==> flow/design.v <==
module alb (
    input wire clk,               
    input wire reset,             
    input wire [3:0] R_in,        
    input wire [3:0] S_in,        
    input wire CI,                
    input wire [1:0] I,           
    output reg [3:0] F_ALB,       
    output wire CO,               
    output wire VO,               
    output wire NO,               
    output wire ZO                
);
    reg [3:0] R_reg, S_reg;
    reg CI_reg;
    reg [1:0] I_reg;
    wire [3:0] sum_result, sub_result, or_result, xnor_result;
    wire sum_co, sub_co, sum_vo, sub_vo;
    always @(posedge clk or posedge reset) begin
        if (reset) begin
            R_reg <= 4'b0;
            S_reg <= 4'b0;
            CI_reg <= 1'b0;
            I_reg <= 2'b0;
        end else begin
            R_reg <= R_in;
            S_reg <= S_in;
            CI_reg <= CI;
            I_reg <= I;
        end
    end
    assign {sum_co, sum_result} = S_reg + R_reg + CI_reg;  
    assign {sub_co, sub_result} = S_reg - R_reg - 1 + CI_reg;  
    assign or_result = S_reg | R_reg;  
    assign xnor_result = ~(S_reg ^ R_reg);  
    wire sum_msb_cin, sum_msb_cout, sub_msb_cin, sub_msb_cout;
    assign sum_msb_cin = (S_reg[2] + R_reg[2] + CI_reg >= 2) ? 1 : 0;
    assign sum_msb_cout = (sum_result[3] >= 2) ? 1 : 0;
    assign sum_vo = sum_msb_cin ^ sum_msb_cout;
    assign sub_msb_cin = (S_reg[2] - R_reg[2] - 1 + CI_reg >= 2) ? 1 : 0;
    assign sub_msb_cout = (sub_result[3] >= 2) ? 1 : 0;
    assign sub_vo = sub_msb_cin ^ sub_msb_cout;
    always @(*) begin
        case (I_reg)
            2'b00: F_ALB = sub_result;  
            2'b01: F_ALB = or_result;   
            2'b10: F_ALB = sum_result;  
            2'b11: F_ALB = xnor_result;  
            default: F_ALB = 4'b0;
        endcase
    end
    assign CO = (I_reg == 2'b00) ? sub_co : (I_reg == 2'b10) ? sum_co : 1'b0;
    assign VO = (I_reg == 2'b00) ? sub_vo : (I_reg == 2'b10) ? sum_vo : 1'b0;
    assign NO = F_ALB[3];  
    assign ZO = (F_ALB == 4'b0);  
endmodule
# --- Step by step through the tools: alb ---
# Tool output for the design above, in the order of the flow.
# Line numbers count from 1 in the design file above.
# Cell names lack the library's common part.
setup:
  top: "alb"
  clk_port: "clk"
  cell_library: "sky130hd"
  lib_corner: "tt_025C_1v80"

# --- Word-level counts ---
# Source: Yosys, flattened and elaborated, memories not mapped. Widths are those after wreduce; folded enables and synchronous resets count as part of the registers. Registers that Yosys merges into a memory's read port (data or address) are not register bits. Print and check cells do not count. Equal cells are merged and count once.
classes:
  n_addsub: 10
  compare: 4
  eq_ne: 3
  n_mux: 9
  bitwise: 5
  n_reduce_logical: 2
ops:
  columns: ["operator", "count"]
  rows:
  - ["adder 32 x 1 -> 32 bit", 1]
  - ["greater-or-equal comparator 32 x 2 -> 1 bit with constant B", 1]
  - ["case mux 4 bit (select 4 bit)", 1]
  - ["adder 5 x 1 -> 5 bit", 2]
  - ["two-way mux 1 bit", 8]
  - ["adder 4 x 4 -> 5 bit", 1]
  - ["subtractor 4 x 4 -> 5 bit", 1]
  - ["subtractor 5 x 2 -> 5 bit with constant B", 1]
  - ["greater-or-equal comparator 1 x 2 -> 1 bit with constant B", 2]
  - ["equality test 2 bit with constant B", 2]
  - ["OR 4 bit", 1]
  - ["XOR 4 bit", 1]
  - ["inverter 4 bit", 1]
  - ["logical NOT 4 bit", 1]
  - ["adder 2 x 1 -> 3 bit", 1]
  - ["subtractor 2 x 2 -> 3 bit with constant B", 1]
  - ["greater-or-equal comparator 3 x 2 -> 1 bit with constant B", 1]
  - ["adder 1 x 1 -> 2 bit", 1]
  - ["subtractor 1 x 1 -> 2 bit", 1]
  - ["XOR 1 bit", 2]
  - ["equality test 2 x 1 -> 1 bit with constant B", 1]
  - ["logical NOT 2 bit", 1]
bits:
  ff_bits: 11
  inputBits: 13
  output_inout_bits: 8
  word_cells: 37

# --- Depth ---
# Depth = most cells in a row (Yosys ltp): at word level without a register or memory, in the mapped netlist without a sequential cell, where the memories' decode and read muxes count.
logic_depth:
  depth_word: 7
  abc_area: 1
  mapped_depth: 11
  mapped_depth_nobuf: 11

# --- Mapped cells and area ---
# Source: synth_stat.txt of the flow (Yosys; design flattened, memories mapped). It holds for the ABC_AREA given above (unset counts as 0); a run with the other value may have another netlist.
types:
  columns: ["type", "count", "type_area_um2"]
  rows:
  - ["dfrtp_1", 11, 275.264]
  - ["ha_1", 11, 137.632]
  - ["fa_1", 4, 80.077]
  - ["inv_1", 18, 67.565]
  - ["nand2_1", 14, 52.55]
  - ["nand3b_1", 5, 37.536]
  - ["nor2_1", 10, 37.536]
  - ["nand3_1", 7, 35.034]
  - ["nand3_2", 2, 20.019]
  - ["a21oi_1", 3, 15.014]
  - ["buf_4", 2, 15.014]
  - ["o21ai_0", 3, 15.014]
  - ["o21ai_1", 3, 15.014]
  - ["o31ai_1", 2, 15.014]
  - ["nor2_2", 2, 12.512]
  - ["inv_2", 3, 11.261]
  - ["a21oi_2", 1, 8.758]
  - ["or2_1", 1, 6.256]
synth_totals:
  stdcells: 102
  yosys_area_um2: 857.1
  seqArea_um2: 275.3
  ff_cells: 11
  buf_cells: 2

# --- Path before layout ---
# Path of least setup slack by OpenSTA after synthesis, without wires, with an ideal clock, recovery checks aside; 20% of the period is set as input and as output delay. Where synthesis merged equal registers, the netlist keeps one of their names.
synth_path:
  path_kind: "register -> output"
  from: "register R_reg[0]"
  to: "output ZO"
  tclk_ns: 4.34
  output_delay_ns: 0.868
  launch_ns: 0.000
  t_arrival_ns: 1.799
  required_ns: 3.472
  path_slack_ns: 1.673
  delay_ns: 1.799
  stages: 10
  path_buffers: 0
  period_less_setup_slack_ns: 2.667
# "delay_ns" = arrival - input delay + setup time.
# A path that ends at an output port has no setup time.
# "stages": output pins that drive a net of the path, with the launching flip-flop's if there is one; two outputs of one cell count as two.
# "period_less_setup_slack_ns" is the clock period less the worst setup slack; recovery checks do not enter. This is arithmetic on one report: input and output delays are still those of the set period (20% each).
# The rows between start and end are the longest chain of elaborated cells between them; the timing report does not say that the signal goes this way. Where chains are equally long, one stands for them.
# A line is the first line of the expression or statement that the cell stems from. Yosys adds cells for indexed reads and writes and turns some case tables into memories.
synth_between:
  path_cell_list: "dfrtp_1 -> inv_1 -> fa_1 -> inv_1 -> fa_1 -> nand2_1 -> nand3_1 -> a21oi_2 -> nand3_1 -> nor2_2"
  elab_chain_cells: 5
  cone_cells: 10
  cone_lines: 6
  classes_between: "add/sub (5); mux (1); logic (3); reduce/logical (1)"
synth_rtl:
  columns: ["element", "line", "text"]
  rows:
  - ["start: declaration", 14, "reg [3:0] R_reg, S_reg;"]
  - ["start: assignment", 21, "R_reg <= 4'b0;"]
  - ["start: assignment", 26, "R_reg <= R_in;"]
  - ["subtractor 4 x 4 -> 5 bit", 33, "assign {sub_co, sub_result} = S_reg - R_reg - 1 + CI_reg;"]
  - ["subtractor 5 x 2 -> 5 bit", 33, null]
  - ["adder 5 x 1 -> 5 bit", 33, null]
  - ["case mux 4 bit (select 4 bit)", 44, "case (I_reg)"]
  - ["logical NOT 4 bit", 55, "assign ZO = (F_ALB == 4'b0);"]
  - ["end: declaration", 12, "output wire ZO"]

# --- Path in the finished layout ---
# Path of least setup slack in the final report of flow run 2 (OpenROAD, finished layout, wires in). Where an end is a register, its clock arrival counts in the times.
layout_path:
  path_kind: "register -> output"
  from: "register R_reg[0]"
  to: "output ZO"
  tclk_ns: 3.66
  output_delay_ns: 0.73
  launch_ns: 0.27
  t_arrival_ns: 2.17
  required_ns: 2.93
  path_slack_ns: 0.76
  stages: 9
  path_buffers: 2
# The rows between start and end are the longest chain of elaborated cells between them; the timing report does not say that the signal goes this way. Where chains are equally long, one stands for them.
layout_between:
  path_cell_list: "dfrtp_1 -> buf_4 -> fa_2 -> inv_2 -> fa_2 -> a21oi_2 -> nand3_2 -> nor2_2 -> buf_2"
  elab_chain_cells: 5
  cone_cells: 10
  cone_lines: 6
  classes_between: "add/sub (5); mux (1); logic (3); reduce/logical (1)"
layout_rtl:
  columns: ["element", "line", "text"]
  rows:
  - ["start: declaration", 14, "reg [3:0] R_reg, S_reg;"]
  - ["start: assignment", 21, "R_reg <= 4'b0;"]
  - ["start: assignment", 26, "R_reg <= R_in;"]
  - ["subtractor 4 x 4 -> 5 bit", 33, "assign {sub_co, sub_result} = S_reg - R_reg - 1 + CI_reg;"]
  - ["subtractor 5 x 2 -> 5 bit", 33, null]
  - ["adder 5 x 1 -> 5 bit", 33, null]
  - ["case mux 4 bit (select 4 bit)", 44, "case (I_reg)"]
  - ["logical NOT 4 bit", 55, "assign ZO = (F_ALB == 4'b0);"]
  - ["end: declaration", 12, "output wire ZO"]

# Settings and measured results of 2 stored flow runs for module alb (sky130hd), not sorted in any way. The constraints put input and output delay at 20% of the set period each and load the outputs with 0.01 pF.
# By "clock_period_reached_ns" is meant the clock period of the run minus its worst setup slack. This is arithmetic on one report: input and output delays are still those of the set period (20% each).
# "critical_path_time_ns" means the part of the period allowed to the worst setup path (the constraints hold back 20% at inputs and 20% at outputs) less its slack; where the path has registers, the arrival times of their clocks count too.
# By "power_total_uw" is meant OpenSTA's value without simulated activity: inputs other than the clock are taken to toggle once in ten clock periods, and the tool carries that through the logic.
runs:
  - name: "flow run 1"
    settings:
      period_ns: 5.42
      CORE_UTILIZATION: 47
      PLACE_DENSITY_LB_ADDON: 0.26
      HOLD_SLACK_MARGIN: 0.21
      CORE_ASPECT_RATIO: 1.83
      CELL_PAD_IN_SITES_GLOBAL_PLACEMENT: 3
      GPL_TIMING_DRIVEN: 1
      GPL_ROUTABILITY_DRIVEN: 1
      CTS_CLUSTER_SIZE: 83
      CAP_MARGIN: 30
      SLEW_MARGIN: 40
      MAX_ROUTING_LAYER: "met4"
      CORE_MARGIN: 2
    outcome: "did not finish, placement stopped with FLW-0024"
  - name: "flow run 2"
    settings:
      period_ns: 3.66
      CORE_UTILIZATION: 27
      SETUP_SLACK_MARGIN: 1.0
      PLACE_DENSITY_LB_ADDON: 0.28
      ABC_AREA: 1
      CTS_CLUSTER_SIZE: 91
      CAP_MARGIN: 10
      CORE_MARGIN: 2
      SLEW_MARGIN: 20
    results:
      critical_path_time_ns: 2.17
      path_kind: "register -> output"
      design.die.area_um2: 3640.9
      synth_area_um2: 857.1
      setupTns_ns: 0.000
      finalUtil_pct: 40.9
      power_total_uw: 346
      clock_period_reached_ns: 2.905
      timing.setup.ws_ns: 0.755
      final_stdcell_area_um2: 1237.4
